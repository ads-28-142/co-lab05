==> flow/design.v <==
module VgaController(
    input wire clk,
    input wire rst,
    output wire [9:0] vga_x,
    output wire [8:0] vga_y,
    output reg hs,
    output reg vs,
    output wire video_on
);
    reg [9:0] h_count;
    reg [9:0] v_count;
    initial begin
        h_count <= 10'b0;
        v_count <= 10'b0;
    end
    always @(posedge clk) begin
        if (rst) begin
            h_count <= 10'b0;
        end else if (h_count == 10'd799) begin
            h_count <= 10'b0;
        end else begin
            h_count <= h_count + 1;
        end
    end
    always @(posedge clk) begin
        if (rst) begin
            v_count <= 10'b0;
        end else if (h_count == 10'd799) begin
            if (v_count == 10'd524) begin
                v_count <= 10'b0;
            end else begin
                v_count <= v_count + 1;
            end
        end
    end
    localparam HS_1 = 96;
    localparam VS_1 = 2;
    localparam HS_2 = 157;
    localparam VS_2 = 57;
    localparam WIDTH = 640;
    localparam HEIGHT = 480;
    wire h_sync, v_sync;
    assign h_sync = (h_count >= HS_1);
    assign v_sync = (v_count >= VS_1);
    assign video_on = (h_count >= HS_2)
                   && (h_count < HS_2 + WIDTH)
                   && (v_count > VS_2)
                   && (v_count < VS_2 + HEIGHT);
    assign vga_x = video_on ? h_count - HS_2 : 10'd0;
    assign vga_y = video_on ? v_count - VS_2 : 9'd0;
    always @(posedge clk) begin
        if (rst) begin
            hs <= 1;
            vs <= 1;
        end else begin
            hs <= h_sync;
            vs <= v_sync;
        end
    end
endmodule
# From RTL to reports: VgaController
# What the tools print for VgaController, step after step.
# Lines are those of the file above, counted from 1.
# Operators: Yosys type, input widths -> output width; for muxes data width and select width s.
# Cell names lack the library's common part.
# The mark n/a stands for no value.
# inputs
top_module	VgaController
clk_port	clk
library	sky130hd
pvt_corner	tt_025C_1v80

# Elaborated design
# Counts by Yosys on the flattened word-level netlist (proc, flatten, opt, wreduce; memories kept). Register bits leave out memories and registers merged into their read ports (data or address); mux counts leave out enables and synchronous resets folded into registers. Print and check cells are left out. Cells with the same type and inputs are merged into one.
# classes
addsub	4
n_cmp	6
eq_ne	2
mux	3
n_reduce_logical	4
# op_table
op	count
$add 10x1->10 const B	2
$lt 10x10->1 const B	2
$eq 10x10->1 const B	2
$mux 10	2
$ge 10x2->1 const B	1
$gt 10x6->1 const B	1
$ge 10x7->1 const B	1
$sub 10x8->10 const B	1
$ge 10x8->1 const B	1
$sub 9x6->9 const B	1
$mux 9	1
$logic_and 1x1->1	3
$reduce_or 2->1	1
# bits
regBits	22
input_bits	2
out_inout_bits	22
wordCells	23

# Logic depth
# Depth = most cells in a row (Yosys ltp): at word level without a register or memory, in the mapped netlist without a sequential cell, where the memories' decode and read muxes count.
# depth
word_depth	5
ABC_AREA	0
depth_mapped	7
depth_no_buf	6

# Synthesis result
# Source: synth_stat.txt of the flow (Yosys; design flattened, memories mapped). It holds for the ABC_AREA given above (unset counts as 0); a run with the other value may have another netlist.
# The area totals of this step are shown rounded.
# synth_totals
cell_count	200
synth_area_um2	1580
sequential_area_um2	440
flip_flops	22
n_buf	18
# by_type
cell	count	type_area_um2
dfxtp_1	22	440.422
nor3_1	27	135.13
xnor2_1	15	131.376
ha_1	9	112.608
xor2_1	8	70.067
nor2_1	18	67.565
a21oi_1	11	55.053
nand2_1	13	48.797
buf_2	9	45.043
buf_6	4	45.043
o21ai_0	9	45.043
nand3_1	7	35.034
or3_1	5	31.28
nand4bb_4	1	27.526
nand4_1	4	25.024
nor4_1	4	25.024
clkbuf_1	5	18.768
inv_1	5	18.768
# Not listed: further types 21, cells in them 24.

# Timing after synthesis
# OpenSTA on the mapped netlist: ideal clock, no wires. The path of least setup slack (recovery checks aside). Input and output delay are each 20% of the period. Register names are those of the netlist, which keeps one name where synthesis merged equal registers.
# synth_path
path_kind	flip-flop to output port
startpoint	register h_count[0]
endpoint	output vga_x[2]
tclk_ns	3.47
output_delay_ns	0.694
t_first_pin_ns	0.000
arrival_time_ns	1.900
t_required_ns	2.776
path_slack_ns	0.876
path_delay_ns	1.900
driving_pins	8
n_path_buf	1
period_less_setup_slack_ns	2.594
# "path_delay_ns" is the arrival time less input delay plus setup time.
# At an output port there is no setup time.
# "driving_pins": output pins that drive a net of the path, with the launching flip-flop's if there is one; two outputs of one cell count as two.
# "period_less_setup_slack_ns" is the clock period less the worst setup slack; recovery checks do not enter. This is arithmetic on one report: input and output delays are still those of the set period (20% each).
# The rows between start and end are the longest chain of elaborated cells between them; the timing report does not say that the signal goes this way. Where chains are equally long, one stands for them.
# A line is the first line of the expression or statement that the cell stems from. Yosys adds cells for indexed reads and writes and turns some case tables into memories.
# At most two assigning lines are given for a register; there are more.
# synth_via
cell_sequence	dfxtp_1 -> inv_1 -> ha_1 -> nor2b_1 -> o311a_1 -> a221o_1 -> buf_6 -> nor3_1
elab_chain_len	5
cells_between	7
lines_between	3
cone_classes	add/sub: 1; compare: 2; mux: 1; reduce/logical: 3
# synth_rtl
item	line_no	source
start: declaration	10	reg [9:0] h_count;
start: assignment	18	h_count <= 10'b0;
start: assignment	22	h_count <= h_count + 1;
$ge 10x8->1	45	assign video_on = (h_count >= HS_2)
$logic_and 1x1->1 (3 in a row)	45
$mux 10	49	assign vga_x = video_on ? h_count - HS_2 : 10'd0;
end: declaration	4	output wire [9:0] vga_x,

# Timing after layout
# Path of least setup slack in the final report of run A (OpenROAD, finished layout, wires in). Where an end is a register, its clock arrival counts in the times.
# layout_path
path_kind	flip-flop to output port
startpoint	register v_count[5]
endpoint	output vga_x[6]
tclk_ns	2.41
output_delay_ns	0.48
t_first_pin_ns	0.28
arrival_time_ns	2.17
t_required_ns	1.93
path_slack_ns	-0.24
driving_pins	7
n_path_buf	2
# The rows between start and end are the longest chain of elaborated cells between them; the timing report does not say that the signal goes this way. Where chains are equally long, one stands for them.
# At most two assigning lines are given for a register; there are more.
# layout_via
cell_sequence	dfxtp_1 -> or4_4 -> a31o_1 -> a221o_1 -> buf_12 -> a211oi_2 -> buf_2
elab_chain_len	4
cells_between	5
lines_between	4
cone_classes	compare: 2; mux: 1; reduce/logical: 2
# layout_rtl
item	line_no	source
start: declaration	11	reg [9:0] v_count;
start: assignment	27	v_count <= 10'b0;
start: assignment	32	v_count <= v_count + 1;
$gt 10x6->1	47	&& (v_count > VS_2)
$logic_and 1x1->1 (2 in a row)	45	assign video_on = (h_count >= HS_2)
$mux 10	49	assign vga_x = video_on ? h_count - HS_2 : 10'd0;
end: declaration	4	output wire [9:0] vga_x,

Data sheet: physical implementation of VgaController

Top module VgaController; platform sky130hd; tools Yosys and OpenROAD; 2 stored runs in no particular order. Input and output delays are each 20% of the period that was set; the output load is 0.01 pF.
By "period_reached_ns" is meant the clock period of the run minus its worst setup slack. This is arithmetic on one report: input and output delays are still those of the set period (20% each).
"design_power_w": no workload was simulated; the value follows from the tool's default switching activity.
Values from the reports are rounded here.

Run A, flow files:
==> flow/run.sh <==
#!/bin/bash
# the make line also repeats the synthesis and layout settings of config.mk as NAME=value (left out here)
make -C /OpenROAD-flow-scripts/flow DESIGN_CONFIG=/design/flow/config.mk WORK_HOME=/design/flow/orfs CLKGATE_MAP_FILE= finish
==> flow/config.mk <==
export PLATFORM = sky130hd
export DESIGN_NAME = VgaController
export DESIGN_NICKNAME = VgaController
export VERILOG_FILES = /design/flow/design.v
export SDC_FILE = /design/flow/constraint.sdc
export NUM_CORES = 4
export LEC_CHECK = 0
export CAP_MARGIN = 20
export CORE_MARGIN = 2
export CORE_UTILIZATION = 40
export SETUP_SLACK_MARGIN = -0.11
export SLEW_MARGIN = 20
==> flow/constraint.sdc <==
create_clock -name core_clock -period 2.41 [get_ports {clk}]
set_input_delay 0.4820 -clock core_clock [delete_from_list [all_inputs] [get_ports {clk}]]
set_output_delay 0.4820 -clock core_clock [all_outputs]
set_load 0.01 [all_outputs]

==> results of run A, as CSV <==
result,value
die_um2,4470
setup_ws_ns,-0.240
design_power_w,0.000797
cell_area_final_um2,2090
period_reached_ns,2.650
yosys_chip_area_um2,1580

Run B, flow files:
==> flow/run.sh <==
#!/bin/bash
# the make line also repeats the synthesis and layout settings of config.mk as NAME=value (left out here)
make -C /OpenROAD-flow-scripts/flow DESIGN_CONFIG=/design/flow/config.mk WORK_HOME=/design/flow/orfs CLKGATE_MAP_FILE= finish
==> flow/config.mk <==
export PLATFORM = sky130hd
export DESIGN_NAME = VgaController
export DESIGN_NICKNAME = VgaController
export VERILOG_FILES = /design/flow/design.v
export SDC_FILE = /design/flow/constraint.sdc
export NUM_CORES = 4
export LEC_CHECK = 0
export CAP_MARGIN = 35
export CELL_PAD_IN_SITES_DETAIL_PLACEMENT = 1
export CORE_ASPECT_RATIO = 1.21
export CORE_MARGIN = 2
export CORE_UTILIZATION = 37
export MAX_ROUTING_LAYER = met5
export PLACE_DENSITY = 0.36
export SETUP_SLACK_MARGIN = -0.16
export SLEW_MARGIN = 15
==> flow/constraint.sdc <==
create_clock -name core_clock -period 2.38 [get_ports {clk}]
set_input_delay 0.4760 -clock core_clock [delete_from_list [all_inputs] [get_ports {clk}]]
set_output_delay 0.4760 -clock core_clock [all_outputs]
set_load 0.01 [all_outputs]

==> results of run B, as CSV <==
result,value
die_um2,4810
setup_ws_ns,-0.235
design_power_w,0.000675
cell_area_final_um2,2150
period_reached_ns,2.615
yosys_chip_area_um2,1580
